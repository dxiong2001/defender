==> flow/design.v <==
`timescale 1ns / 1ps
module player(
	input wire dclk,
	input wire clr,
	input wire clk_1,
	input wire clk_2,
	input wire clk_3,
	input wire clk_4,
	input wire left,
	input wire right,
	input wire [3:0] KeypadInput,
	input wire shoot,
	input wire play,
	input wire collide,
	input wire collide2,
	input wire [45:0]enemy1_projectiles_x,
	input wire [44:0]enemy1_projectiles_y,
	input wire [9:0] enemy1_x,
	input wire [9:0] enemy1_y,
	input wire [45:0]enemy2_projectiles_x,
	input wire [44:0]enemy2_projectiles_y,
	input wire [9:0] enemy2_x,
	input wire [9:0] enemy2_y,
	input wire [9:0] enemy3_projectiles_x,
	input wire [9:0] enemy3_projectiles_y,
	output reg [9:0] projectiles_x,
	output reg [9:0] projectiles_y,
	output reg [4:0] destroy1,
	output reg [4:0] destroy2,
	output reg [4:0] destroy3,
	output reg [9:0] player_x,
	output reg [9:0] player_y,
	output reg gameover,
	output reg [2:0] lives
    );
reg [5:0]count = 0;
reg np = 1;
always @(posedge clk_4) 
	if(play == 0 || np) begin
		if(play==0)
			np <= 0;
		count <= 0;
		lives <= 5;
		gameover <= 0;
		player_x <= 320;
		player_y <= 420;
		destroy1 <= 0;
		destroy2 <= 0;
		destroy3 <= 0;
		projectiles_x <= 0;
		projectiles_y <= 470;
	end
	else begin
		if (clr) 
		begin	
			count <= 0;
			player_x <= 320;
			player_y <= 420;
			projectiles_x <= 0;
			projectiles_y <= 470;
		end
		else if (left)
		begin
			if(player_x > 90)
				player_x <= player_x - 1'b1;
		end
		else if (right)
		begin
			if(player_x < 550)
				player_x <= player_x + 1'b1;
		end
		if(shoot) begin
			if(projectiles_y>player_y) begin
				projectiles_x<=player_x;
				projectiles_y<=player_y;
			end
		end
		if(collide == 1 || collide2 == 1 ) begin
			projectiles_y <= 470;
			projectiles_x <= 0;
		end
			if(projectiles_y <= player_y && collide == 0) begin
				projectiles_y <= projectiles_y - 2;
				if(projectiles_y <= 0) begin
					projectiles_y <= 470;
					projectiles_x <= 0;
				end
			end
		if(destroy1 != 0) begin
			destroy1 <= 0;
			lives <= lives -1;
		end
		if(destroy2 != 0) begin
			destroy2 <= 0;
			lives <= lives -1;
		end
		if(destroy3 != 0) begin
			destroy3 <= 0;
			lives <= lives -1;
		end
		if(destroy1 == 0 && destroy2 == 0 && destroy3 == 0) begin
			if(((player_y -enemy1_projectiles_y[8:0]  < 20) && (enemy1_projectiles_y[8:0] < player_y)) && 
			((enemy1_projectiles_x[8:0]-5 < (player_x+10))
			&&(enemy1_projectiles_x[8:0]+5 > player_x-10)) && ((enemy1_projectiles_x[8:0]+5 > player_x-10)
			&&(enemy1_projectiles_x[8:0]-5 < player_x+10)) 
			)begin
				destroy1[0] <= 1;
			end
			if(((player_y -enemy1_projectiles_y[17:9] < 20) && (enemy1_projectiles_y[17:9] < player_y)) && 
			((enemy1_projectiles_x[17:9]-5 < (player_x+10))
			&&(enemy1_projectiles_x[17:9]+5 > player_x-10)) && ((enemy1_projectiles_x[17:9]+5 > player_x-10)
			&&(enemy1_projectiles_x[17:9]-5 < player_x+10)) 
			)begin
				destroy1[1] <= 1;
			end
			if(((player_y - enemy1_projectiles_y[26:18] < 20) && (enemy1_projectiles_y[26:18] < player_y)) && 
			((enemy1_projectiles_x[26:18]-5 < (player_x+10))
			&&(enemy1_projectiles_x[26:18]+5 > player_x-10)) && ((enemy1_projectiles_x[26:18]+5 > player_x-10)
			&&(enemy1_projectiles_x[26:18]-5 < player_x+10)) 
			)begin
				destroy1[2] <= 1;
			end
			if(((player_y -enemy1_projectiles_y[35:27] < 20) && (enemy1_projectiles_y[35:27] < player_y)) && 
			((enemy1_projectiles_x[35:27]-5 < (player_x+10))
			&&(enemy1_projectiles_x[35:27]+5 > player_x-10)) && ((enemy1_projectiles_x[35:27]+5 > player_x-10)
			&&(enemy1_projectiles_x[35:27]-5 < player_x+10)) 
			)begin
				destroy1[3] <= 1;
			end
			if(((player_y -enemy1_projectiles_y[44:36] < 20) && (enemy1_projectiles_y[44:36] < player_y)) && 
			((enemy1_projectiles_x[45:36]-5 < (player_x+10))
			&&(enemy1_projectiles_x[45:36]+5 > player_x-10)) && ((enemy1_projectiles_x[45:36]+5 > player_x-10)
			&&(enemy1_projectiles_x[45:36]-5 < player_x+10)) 
			)begin
				destroy1[4] <= 1;
			end
			if(((player_y -enemy2_projectiles_y[8:0]  < 20) && (enemy2_projectiles_y[8:0] < player_y)) && 
			((enemy2_projectiles_x[8:0]-5 < (player_x+10))
			&&(enemy2_projectiles_x[8:0]+5 > player_x-10)) && ((enemy2_projectiles_x[8:0]+5 > player_x-10)
			&&(enemy2_projectiles_x[8:0]-5 < player_x+10)) 
			)begin
				destroy2[0] <= 1;
			end
			if(((player_y -enemy2_projectiles_y[17:9] < 20) && (enemy2_projectiles_y[17:9] < player_y)) && 
			((enemy2_projectiles_x[17:9]-5 < (player_x+10))
			&&(enemy2_projectiles_x[17:9]+5 > player_x-10)) && ((enemy2_projectiles_x[17:9]+5 > player_x-10)
			&&(enemy2_projectiles_x[17:9]-5 < player_x+10)) 
			)begin
				destroy2[1] <= 1;
			end
			if(((player_y - enemy2_projectiles_y[26:18] < 20) && (enemy2_projectiles_y[26:18] < player_y)) && 
			((enemy2_projectiles_x[26:18]-5 < (player_x+10))
			&&(enemy2_projectiles_x[26:18]+5 > player_x-10)) && ((enemy2_projectiles_x[26:18]+5 > player_x-10)
			&&(enemy2_projectiles_x[26:18]-5 < player_x+10)) 
			)begin
				destroy2[2] <= 1;
			end
			if(((player_y -enemy2_projectiles_y[35:27] < 20) && (enemy2_projectiles_y[35:27] < player_y)) && 
			((enemy2_projectiles_x[35:27]-5 < (player_x+10))
			&&(enemy2_projectiles_x[35:27]+5 > player_x-10)) && ((enemy2_projectiles_x[35:27]+5 > player_x-10)
			&&(enemy2_projectiles_x[35:27]-5 < player_x+10)) 
			)begin
				destroy2[3] <= 1;
			end
			if(((player_y -enemy2_projectiles_y[44:36] < 20) && (enemy2_projectiles_y[44:36] < player_y)) && 
			((enemy2_projectiles_x[45:36]-5 < (player_x+10))
			&&(enemy2_projectiles_x[45:36]+5 > player_x-10)) && ((enemy2_projectiles_x[45:36]+5 > player_x-10)
			&&(enemy2_projectiles_x[45:36]-5 < player_x+10)) 
			)begin
				destroy2[4] <= 1;
			end
			if(((player_y -enemy3_projectiles_y < 20) && (enemy3_projectiles_y < player_y)) && 
			((enemy3_projectiles_x-5 < (player_x+10))
			&&(enemy3_projectiles_x+5 > player_x-10)) && ((enemy3_projectiles_x+5 > player_x-10)
			&&(enemy3_projectiles_x-5 < player_x+10)) 
			)begin
				destroy3 <= 1;
			end
		end
		if(lives <= 0) begin
			gameover <= 1;
		end
end
endmodule
# Reports on player
# Tool output for the design above, in the order of the flow.
# Line numbers count from 1 in the design file above.
# Operators: Yosys type, input widths -> output width; for muxes data width and select width s.
# Not given: --
[design] design="player" clock_port="clk_4" cell_library="sky130hd" pvt_corner="tt_025C_1v80"

# Word level
# Counts by Yosys on the flattened word-level netlist (proc, flatten, opt, wreduce; memories kept). Register bits leave out memories and registers merged into their read ports (data or address). Print and check cells are left out. Cells with the same type and inputs are merged into one.
[op_classes] n_addsub=39 mux=52 reduce_and_logical=61 n_cmp=50 bitwise=2 eq_ne=1
[ops] operator="$lt 32x5->1 const B" count=11
[ops] operator="$lt 32x32->1" count=10
[ops] operator="$gt 10x32->1" count=8
[ops] operator="$mux 10" count=16
[ops] operator="$sub 9x9->10 const A" count=10
[ops] operator="$gt 11x32->1" count=3
[ops] operator="$lt 9x9->1 const B" count=10
[ops] operator="$add 9x3->10 const B" count=8
[ops] operator="$sub 9x3->10 const B" count=8
[ops] operator="$logic_and 1x1->1" count=47
[ops] operator="$add 10x3->11 const B" count=3
[ops] operator="$sub 10x3->11 const B" count=3
[ops] operator="$lt 32x11->1" count=1
[ops] operator="$mux 1" count=30
[ops] operator="$logic_not 5->1" count=3
[ops] operator="$reduce_bool 5->1" count=3
[ops] operator="$mux 5" count=3
[ops] operator="$add 10x4->11 const B" count=1
[ops] operator="$sub 10x4->11 const B" count=1
[ops] operator="$sub 9x10->11 const A" count=1
[ops] operator="$add 10x1->10 const B" count=1
[ops] operator="$sub 10x1->10 const B" count=1
[ops] operator="$le 10x1->1 const B" count=1
[ops] operator="$lt 10x10->1 const B" count=1
[ops] operator="$sub 10x2->10 const B" count=1
[ops] operator="$gt 10x7->1 const B" count=1
[ops] operator="$gt 10x9->1 const B" count=1
[ops] operator="$le 10x9->1 const B" count=1
# Other operator kinds: 12; their cells: 17.
[word_totals] out_inout_bits=59 elab_cells=222 regBits=50 in_bits=258

# Logic depth
# Yosys ltp: most cells in a row. Word level: on the elaborated netlist, between registers, memories and ports. Mapped: between sequential cells and ports; inverters and the memories' decode and read muxes count.
[depth] depth_word=7 abc_area=0 ltp_mapped=13 ltp_nobuf=13

# After synthesis
# The flow's flattened synthesis, as Yosys stat reports it; memories are mapped. The netlist is that of the ABC_AREA named above (0 if unset); the other value can give another one.
# The area totals of this step are shown rounded.
[types] cell_type="sky130_fd_sc_hd__ha_1" count=222 area_total_um2=2.78E+03
[types] cell_type="sky130_fd_sc_hd__dfxtp_1" count=49 area_total_um2=980.941
[types] cell_type="sky130_fd_sc_hd__xnor2_1" count=99 area_total_um2=867.082
[types] cell_type="sky130_fd_sc_hd__xor2_1" count=90 area_total_um2=788.256
[types] cell_type="sky130_fd_sc_hd__nor2_1" count=142 area_total_um2=533.011
[types] cell_type="sky130_fd_sc_hd__a21oi_1" count=83 area_total_um2=415.398
[types] cell_type="sky130_fd_sc_hd__o21ai_0" count=82 area_total_um2=410.394
[types] cell_type="sky130_fd_sc_hd__nand2_1" count=99 area_total_um2=371.606
[types] cell_type="sky130_fd_sc_hd__o21a_1" count=38 area_total_um2=285.274
[types] cell_type="sky130_fd_sc_hd__inv_1" count=65 area_total_um2=243.984
[types] cell_type="sky130_fd_sc_hd__nor3_1" count=41 area_total_um2=205.197
[types] cell_type="sky130_fd_sc_hd__nor2b_1" count=32 area_total_um2=200.192
[types] cell_type="sky130_fd_sc_hd__clkbuf_1" count=51 area_total_um2=191.434
[types] cell_type="sky130_fd_sc_hd__nand4_1" count=30 area_total_um2=187.68
[types] cell_type="sky130_fd_sc_hd__nor4_1" count=25 area_total_um2=156.4
[types] cell_type="sky130_fd_sc_hd__a21o_1" count=20 area_total_um2=150.144
[types] cell_type="sky130_fd_sc_hd__o2111ai_1" count=17 area_total_um2=148.893
[types] cell_type="sky130_fd_sc_hd__nand3_1" count=29 area_total_um2=145.139
# Not listed: further types 60, cells in them 205.
[synth_totals] flip_flops=50 buffers=72 mapped_area_mm2=0.011 seq_area_mm2=0.001 mapped_cells=1419

# Worst setup path after synthesis
# Source: OpenSTA report_checks on the synthesized netlist (no wires, ideal clock, input and output delay 20% of the period each), path of least setup slack; recovery checks are left aside. Register names are those of the netlist, which keeps one name where synthesis merged equal registers.
[synth_path] path_type="register to register" startpoint="register player_x[1]" endpoint="register destroy1[4]" n_path_buf=0 required_ps=3936 setup_slack_ps=267 launch_ps=0 t_arrival_ps=3670 tclk_ps=4070 path_delay_ps=3804 driving_pins=13 setup_time_ps=134 period_less_setup_slack_ps=3803
# "path_delay_ps" is the arrival time less input delay plus setup time.
# "driving_pins" counts driving pins, that of a launching flip-flop among them; a cell with two outputs on the path counts twice.
# "period_less_setup_slack_ps" = period - worst setup slack (recovery checks aside). The figure is calculated, with input and output delays left at 20% of the set period.
# The rows between start and end are the longest chain of elaborated cells between them; the timing report does not say that the signal goes this way. Where chains are equally long, one stands for them.
# Each line given opens the expression or statement behind the cell; cells for indexed reads and writes are added by Yosys, which also makes memories of some case tables.
# At most two assigning lines are given for a register; there are more.
[synth_between] path_cell_list="sky130_fd_sc_hd__dfxtp_1 sky130_fd_sc_hd__inv_1 sky130_fd_sc_hd__ha_1 sky130_fd_sc_hd__nor2b_1 sky130_fd_sc_hd__nor2_1 sky130_fd_sc_hd__xnor2_1 sky130_fd_sc_hd__ha_1 sky130_fd_sc_hd__a21oi_1 sky130_fd_sc_hd__a21oi_1 sky130_fd_sc_hd__o21a_1 sky130_fd_sc_hd__o41ai_1 sky130_fd_sc_hd__maj3_2 sky130_fd_sc_hd__a221oi_2" elab_chain_len=7 cells_between=9 classes_between="add/sub (2); compare (2); mux (2); reduce/logical (3)"
[synth_rtl] item="start: declaration" line_no=31 rtl="output reg [9:0] player_x,"
[synth_rtl] item="start: assignment" line_no=65 rtl="player_x <= player_x - 1'b1;"
[synth_rtl] item="start: assignment" line_no=70 rtl="player_x <= player_x + 1'b1;"
[synth_rtl] item="$sub 10x4->11" line_no=132 rtl="&&(enemy1_projectiles_x[45:36]+5 > player_x-10)) && ((enemy1_projectiles_x[45:36]+5 > player_x-10)"
[synth_rtl] item="$gt 11x32->1" line_no=132
[synth_rtl] item="$logic_and 1x1->1" line_no=131 rtl="((enemy1_projectiles_x[45:36]-5 < (player_x+10))"
[synth_rtl] item="$logic_and 1x1->1 (2 in a row)" line_no=130 rtl="if(((player_y -enemy1_projectiles_y[44:36] < 20) && (enemy1_projectiles_y[44:36] < player_y)) &&"
[synth_rtl] item="$mux 1" line_no=130
[synth_rtl] item="$mux 1" line_no=101 rtl="if(destroy1 == 0 && destroy2 == 0 && destroy3 == 0) begin"
[synth_rtl] item="end: assignment" line_no=90 rtl="destroy1 <= 0;"
[synth_rtl] item="end: assignment" line_no=135 rtl="destroy1[4] <= 1;"
[synth_rtl] item="end: declaration" line_no=28 rtl="output reg [4:0] destroy1,"

# Timing after layout
# From the final timing report of flow run 2: the path of least setup slack in the routed layout; clock arrival at registers is part of the times.
# The report prints the path's times to 10 ps; the period is as set.
[layout_path] path_type="register to register" startpoint="register player_x[2]" endpoint="register destroy1[4]" driving_pins=12 setup_slack_ps=540 launch_ps=300 tclk_ps=4290 t_arrival_ps=3960 required_ps=4500 n_path_buf=0 setup_time_ps=80
# The rows between start and end are the longest chain of elaborated cells between them; the timing report does not say that the signal goes this way. Where chains are equally long, one stands for them.
# At most two assigning lines are given for a register; there are more.
[layout_between] path_cell_list="sky130_fd_sc_hd__dfxtp_1 sky130_fd_sc_hd__inv_1 sky130_fd_sc_hd__ha_1 sky130_fd_sc_hd__nor2b_1 sky130_fd_sc_hd__nor4_1 sky130_fd_sc_hd__xnor2_2 sky130_fd_sc_hd__ha_1 sky130_fd_sc_hd__and3_1 sky130_fd_sc_hd__a41oi_1 sky130_fd_sc_hd__o41ai_1 sky130_fd_sc_hd__maj3_2 sky130_fd_sc_hd__a221oi_2" elab_chain_len=7 cells_between=9 classes_between="add/sub (2); compare (2); mux (2); reduce/logical (3)"
[layout_rtl] item="start: declaration" line_no=31 rtl="output reg [9:0] player_x,"
[layout_rtl] item="start: assignment" line_no=65 rtl="player_x <= player_x - 1'b1;"
[layout_rtl] item="start: assignment" line_no=70 rtl="player_x <= player_x + 1'b1;"
[layout_rtl] item="$sub 10x4->11" line_no=132 rtl="&&(enemy1_projectiles_x[45:36]+5 > player_x-10)) && ((enemy1_projectiles_x[45:36]+5 > player_x-10)"
[layout_rtl] item="$gt 11x32->1" line_no=132
[layout_rtl] item="$logic_and 1x1->1" line_no=131 rtl="((enemy1_projectiles_x[45:36]-5 < (player_x+10))"
[layout_rtl] item="$logic_and 1x1->1 (2 in a row)" line_no=130 rtl="if(((player_y -enemy1_projectiles_y[44:36] < 20) && (enemy1_projectiles_y[44:36] < player_y)) &&"
[layout_rtl] item="$mux 1" line_no=130
[layout_rtl] item="$mux 1" line_no=101 rtl="if(destroy1 == 0 && destroy2 == 0 && destroy3 == 0) begin"
[layout_rtl] item="end: assignment" line_no=90 rtl="destroy1 <= 0;"
[layout_rtl] item="end: assignment" line_no=135 rtl="destroy1[4] <= 1;"
[layout_rtl] item="end: declaration" line_no=28 rtl="output reg [4:0] destroy1,"

FLOW RESULTS
============

Flow measurements of player on sky130hd: 2 stored runs with different settings, listed in no order. Input and output delays are each 20% of the period that was set; the output load is 0.01 pF.
"achieved_clock_period_ps": clock period set for the run, less the worst setup slack. It is reckoned from that one timing run; input and output delays stay at 20% of the period that was set.
"worst_path_time_ps": the worst setup path's part of the clock period (all of it between registers, 20% less for each end at a port) less its slack. A launch clock that arrives late makes it longer, a capture clock that arrives late makes it shorter.
"total_power_mw" is the tool's figure for a default switching activity; nothing was simulated.
"worst_path_time_ps" is given in steps of 10 ps.
The measured numbers are rounded.

[flow] flow run 1: files
==> flow/run.sh <==
#!/bin/bash
# the make line also repeats the synthesis and layout settings of config.mk as NAME=value (left out here)
make -C /OpenROAD-flow-scripts/flow DESIGN_CONFIG=/design/flow/config.mk WORK_HOME=/design/flow/orfs CLKGATE_MAP_FILE= finish
==> flow/config.mk <==
export PLATFORM = sky130hd
export DESIGN_NAME = player
export DESIGN_NICKNAME = player
export VERILOG_FILES = /design/flow/design.v
export SDC_FILE = /design/flow/constraint.sdc
export NUM_CORES = 4
export LEC_CHECK = 0
export ABC_AREA = 1
export CAP_MARGIN = 20
export CELL_PAD_IN_SITES_DETAIL_PLACEMENT = 0
export CORE_ASPECT_RATIO = 1.06
export CORE_MARGIN = 2
export CORE_UTILIZATION = 72
export CTS_CLUSTER_DIAMETER = 177
export CTS_CLUSTER_SIZE = 58
export GPL_TIMING_DRIVEN = 1
export PLACE_DENSITY = 0.52
export SETUP_SLACK_MARGIN = -0.44
export SLEW_MARGIN = 20
==> flow/constraint.sdc <==
create_clock -name core_clock -period 7.39 [get_ports {clk_4}]
set_input_delay 1.4780 -clock core_clock [delete_from_list [all_inputs] [get_ports {clk_4}]]
set_output_delay 1.4780 -clock core_clock [all_outputs]
set_load 0.01 [all_outputs]

[flow] flow run 1: not finished: placement ended with error GPL-0301

[flow] flow run 2: files
==> flow/run.sh <==
#!/bin/bash
# the make line also repeats the synthesis and layout settings of config.mk as NAME=value (left out here)
make -C /OpenROAD-flow-scripts/flow DESIGN_CONFIG=/design/flow/config.mk WORK_HOME=/design/flow/orfs CLKGATE_MAP_FILE= finish
==> flow/config.mk <==
export PLATFORM = sky130hd
export DESIGN_NAME = player
export DESIGN_NICKNAME = player
export VERILOG_FILES = /design/flow/design.v
export SDC_FILE = /design/flow/constraint.sdc
export NUM_CORES = 4
export LEC_CHECK = 0
export CAP_MARGIN = 20
export CORE_MARGIN = 2
export CORE_UTILIZATION = 40
export SLEW_MARGIN = 20
==> flow/constraint.sdc <==
create_clock -name core_clock -period 4.29 [get_ports {clk_4}]
set_input_delay 0.8580 -clock core_clock [delete_from_list [all_inputs] [get_ports {clk_4}]]
set_output_delay 0.8580 -clock core_clock [all_outputs]
set_load 0.01 [all_outputs]

[flow] flow run 2: metrics
[metrics] post_synth_area_mm2 = 0.011
[metrics] dieArea_mm2 = 0.028
[metrics] post_route_stdcell_area_mm2 = 0.014
[metrics] utilization_frac = 0.53
[metrics] worst_setup_slack_ps = 540
[metrics] total_negative_slack_ps = 0
[metrics] hold_worst_slack_ps = 480
[metrics] total_power_mw = 2.2
[metrics] achieved_clock_period_ps = 3745
[metrics] worst_path_time_ps = 3750
[metrics] timing.worst_path_kind = register to register
